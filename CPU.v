==> flow/design.v <==
module CPU(
		input [7:0] Din,	
		input Sample,
		input [2:0] Btns,
		input Clock,
		input Reset,
		input Turbo,
		output [7:0] Dout,
		output reg Dval,
		output [5:0] GPO,
		output reg [3:0] Debug,
		output reg [7:0] IP
);
reg [7:0] Reg [0:31];
wire [7:0] Rgout = Reg[29];
wire [7:0] Rdout = Reg[30];
wire [7:0] Rflag = Reg[31];
assign Dout = Rdout;
assign GPO = Rgout[5:0];
initial Dval = 1;
wire [3:0] cmd_grp = instruction[34:31];
wire [2:0] cmd = instruction[30:28];
wire [1:0] arg1_typ = instruction[27:26];
wire [7:0] arg1 = instruction[25:18];
wire [1:0] arg2_typ = instruction[17:16];
wire [7:0] arg2 = instruction[15:8];
wire [7:0] addr = instruction[7:0];
reg [24:0] cnt;
parameter Cycle = 250;  
wire go = !Reset && (cnt == 0);		 
wire [34:0] instruction;
AsyncROM Pmem(IP, instruction);		 
always@ (posedge Clock) begin
	cnt <= (cnt == (50000000/1000)*Cycle) ? 0 : cnt + 1;	 
end
always@ (posedge Clock) begin
	if (go)					 
		IP <= IP + 8'b1;
		case (cmd_grp)
			4'b0010:
			Reg[arg2] <= arg1;
			endcase
	if (Reset)				 
		IP <= 0;
end
endmodule
module AsyncROM(
	input addr,
	output reg data
);
always @(addr) begin
	case (addr)
	0: data = {4'b0010, 3'b000, 2'b00, 8'd 1, 2'b01, 8'd30, 8'd0};
	1: data = {4'b0010, 3'b000, 2'b00, 8'd 3, 2'b01, 8'd30, 8'd0};
	2: data = {4'b0010, 3'b000, 2'b00, 8'd 5, 2'b01, 8'd30, 8'd0};
	3: data = {4'b0010, 3'b000, 2'b00, 8'd 7, 2'b01, 8'd30, 8'd0};
	4: data = {4'b0010, 3'b000, 2'b00, 8'd 9, 2'b01, 8'd30, 8'd0};
	5: data = {4'b0010, 3'b000, 2'b00, 8'd 11, 2'b01, 8'd30, 8'd0};
	6: data = {4'b0010, 3'b000, 2'b00, 8'd 13, 2'b01, 8'd30, 8'd0};
	7: data = {4'b0010, 3'b000, 2'b00, 8'd 15, 2'b01, 8'd30, 8'd0};
	8: data = {4'b0010, 3'b000, 2'b00, 8'd 17, 2'b01, 8'd30, 8'd0};
	9: data = {4'b0010, 3'b000, 2'b00, 8'd 19, 2'b01, 8'd30, 8'd0};
	default: data = 35'b0;  
	endcase
end
endmodule
# ---- Reports on CPU
# Tool output for the design above, in the order of the flow.
# Line numbers count from 1 in the design file above.
# Operators carry their Yosys type and port widths (W data, S select, Z words).
# Cell names lack the library's common part.
# Not given: -
dict set report inputs {
  top {CPU}
  clk_port {Clock}
  library {sky130hd}
  lib_corner {tt_025C_1v80}
}

# ---- Word level
# Source: Yosys, flattened and elaborated, memories not mapped. Widths are those after wreduce; folded enables and synchronous resets count as part of the registers. Registers that Yosys merges into a memory's read port (data or address) are not register bits. Print and check cells do not count. Equal cells are merged and count once.
dict set report bits {
  ff_bits 33
  latch_bits 0
  ramBits 0
  rom_bits 0
  clocked_rd_ports_x_width 0
  mem_count 0
  inputBits 15
  out_inout_bits 27
  word_cells 8
}
dict set report op_classes {
  addsub 2
  n_mul 0
  n_div 0
  n_cmp 0
  equal 1
  n_shift 0
  muxes 0
  n_logic 0
  reduce_logical 3
}
# operator n
set op_table {}
lappend op_table {{$add A25 B1 Y25 const B} 1}
lappend op_table {{$eq A25 B24 Y1 const B} 1}
lappend op_table {{$logic_not A25 Y1} 1}
lappend op_table {{$add A8 B1 Y8 const B} 1}
lappend op_table {{$logic_and A1 B1 Y1} 1}
lappend op_table {{$logic_not A1 Y1} 1}

# ---- Longest topological paths
# Yosys ltp: most cells in a row. Word level: on the elaborated netlist, between registers, memories and ports. Mapped: between sequential cells and ports; inverters and the memories' decode and read muxes count.
dict set report logic_depth {
  word_depth 2
  ABC_AREA 1
  depth_mapped 10
  depth_no_buf 9
}

# ---- Netlist
# Source: synth_stat.txt of the flow (Yosys; design flattened, memories mapped). It holds for the ABC_AREA given above (unset counts as 0); a run with the other value may have another netlist.
# The area totals of this step are shown rounded.
# cell n area_total_um2
set by_type {}
lappend by_type {dfxtp_1 33 660.634}
lappend by_type {nand2_1 55 206.448}
lappend by_type {nor2_1 51 191.434}
lappend by_type {buf_4 20 150.144}
lappend by_type {inv_1 28 105.101}
lappend by_type {xor2_1 12 105.101}
lappend by_type {nand3_1 15 75.072}
lappend by_type {a21oi_1 11 55.053}
lappend by_type {nor2_4 4 45.043}
lappend by_type {nor3_1 8 40.038}
lappend by_type {ha_1 3 37.536}
lappend by_type {nand4_1 6 37.536}
lappend by_type {nor2_2 5 31.28}
lappend by_type {nand2_2 4 25.024}
lappend by_type {buf_6 2 22.522}
lappend by_type {inv_2 6 22.522}
lappend by_type {nand3b_1 3 22.522}
lappend by_type {nand3_2 2 20.019}
# Not listed: further types 9, cells in them 13.
dict set report synth_totals {
  stdcells 281
  mapped_area_mm2 0.001953
  sequential_area_mm2 0.0006606
  ffs 33
  n_buf 23
}

# ---- Worst setup path after synthesis
# OpenSTA on the mapped netlist: ideal clock, no wires. The path of least setup slack (recovery checks aside). Input and output delay are each 20% of the period. Register names are those of the netlist, which keeps one name where synthesis merged equal registers.
dict set report synth_timing {
  path_type {reg-to-reg}
  startpoint {register cnt[0]}
  endpoint {register IP[6]}
  period_ns 2.41
  setup_ns 0.115
  t_first_pin_ns 0.000
  arrival_time_ns 1.232
  required_ns 2.295
  slack_ns 1.063
  delay_ns 1.347
  stages 11
  path_buffers 1
  synth_period_reached_ns 1.347
}
# "delay_ns" is the arrival time less input delay plus setup time.
# "stages": output pins that drive a net of the path, with the launching flip-flop's if there is one; two outputs of one cell count as two.
# "synth_period_reached_ns" is the clock period less the worst setup slack; recovery checks do not enter. This is arithmetic on one report: input and output delays are still those of the set period (20% each).
# The rows between start and end are the longest chain of elaborated cells between them; the timing report does not say that the signal goes this way. Where chains are equally long, one stands for them.
# Each line given opens the expression or statement behind the cell; cells for indexed reads and writes are added by Yosys, which also makes memories of some case tables.
dict set report synth_between {
  path_cell_list {dfxtp_1 -> inv_1 -> ha_1 -> nand2_1 -> nor2_1 -> nand3_1 -> nor2_4 -> buf_6 -> nand3_1 -> nand2_1 -> nor2_1}
  elab_chain_cells 2
  cone_cells 2
  cone_lines 1
  cone_classes {reduce/logical: 2}
}
# element line_no
set synth_rtl {}
lappend synth_rtl {{start: declaration} 28} ;# reg [24:0] cnt;
lappend synth_rtl {{start: assignment} 34} ;# cnt <= (cnt == (50000000/1000)*Cycle) ? 0 : cnt + 1;
lappend synth_rtl {{$logic_not A25 Y1} 30} ;# wire go = !Reset && (cnt == 0);
lappend synth_rtl {{$logic_and A1 B1 Y1} 30}
lappend synth_rtl {{end: assignment} 38} ;# IP <= IP + 8'b1;
lappend synth_rtl {{end: assignment} 44} ;# IP <= 0;
lappend synth_rtl {{end: declaration} 12} ;# output reg [7:0] IP

# ---- Timing after layout
# From the final timing report of flow run 1: the path of least setup slack in the routed layout; clock arrival at registers is part of the times.
dict set report layout_timing {
  path_type {reg-to-output}
  startpoint {register IP[3]}
  endpoint {output IP[3]}
  period_ns 1.73
  output_delay_ns 0.35
  t_first_pin_ns 0.28
  arrival_time_ns 1.26
  required_ns 1.38
  slack_ns 0.12
  stages 2
  path_buffers 1
}
dict set report layout_between {
  path_cell_list {dfxtp_1 -> clkdlybuf4s50_1}
  elab_chain_cells 0
  cone_cells 0
  cone_lines 0
}
# element line_no
set layout_rtl {}
lappend layout_rtl {{start: declaration} 12} ;# output reg [7:0] IP
lappend layout_rtl {{start: assignment} 38} ;# IP <= IP + 8'b1;
lappend layout_rtl {{start: assignment} 44} ;# IP <= 0;
lappend layout_rtl {{end: declaration} 12}

# CPU through Yosys and OpenROAD on sky130hd: 2 stored runs, unordered, with their settings and measured results. The constraints put input and output delay at 20% of the set period each and load the outputs with 0.01 pF.
# "achievedPeriod_ns" = clock period - worst setup slack. The figure is calculated, with input and output delays left at 20% of the set period.
# "timing.worst_path_ns": the worst setup path's part of the clock period (all of it between registers, 20% less for each end at a port) less its slack. A launch clock that arrives late makes it longer, a capture clock that arrives late makes it shorter.
# By "final_power_w" is meant OpenSTA's value without simulated activity: inputs other than the clock are taken to toggle once in ten clock periods, and the tool carries that through the logic.
# Measured values are rounded.
run="flow run 1" settings period_ns=1.73 CORE_UTILIZATION=21 PLACE_DENSITY=0.76 HOLD_SLACK_MARGIN=0.22 CORE_MARGIN=7 CELL_PAD_IN_SITES_GLOBAL_PLACEMENT=2 ABC_AREA=1 CTS_CLUSTER_SIZE=57 CAP_MARGIN=10 SLEW_MARGIN=30 MIN_ROUTING_LAYER="met2" MAX_ROUTING_LAYER="met4"
run="flow run 1" results utilization_frac=0.245 total_negative_slack_ns=0.000 timing.worst_path_ns=1.26 worst_path_kind="reg-to-output" hold_ws_ns=0.464 synthesis_area_mm2=0.001953 finish.stdcell_area_mm2=0.00223 final_power_w=0.001441 achievedPeriod_ns=1.605 setup_worst_slack_ns=0.125 design_die_area_mm2=0.0122
run="flow run 2" settings period_ns=3.29 CORE_UTILIZATION=39 PLACE_DENSITY=0.75 CORE_ASPECT_RATIO=1.1 CELL_PAD_IN_SITES_GLOBAL_PLACEMENT=3 CELL_PAD_IN_SITES_DETAIL_PLACEMENT=0 TNS_END_PERCENT=60 GPL_TIMING_DRIVEN=1 GPL_ROUTABILITY_DRIVEN=1 CTS_CLUSTER_SIZE=18 CAP_MARGIN=25 CORE_MARGIN=2 SLEW_MARGIN=20
run="flow run 2" results utilization_frac=0.434 total_negative_slack_ns=0.000 timing.worst_path_ns=2.17 worst_path_kind="reg-to-reg" hold_ws_ns=0.489 synthesis_area_mm2=0.001709 finish.stdcell_area_mm2=0.001848 final_power_w=0.0007218 achievedPeriod_ns=2.175 setup_worst_slack_ns=1.115 design_die_area_mm2=0.004929
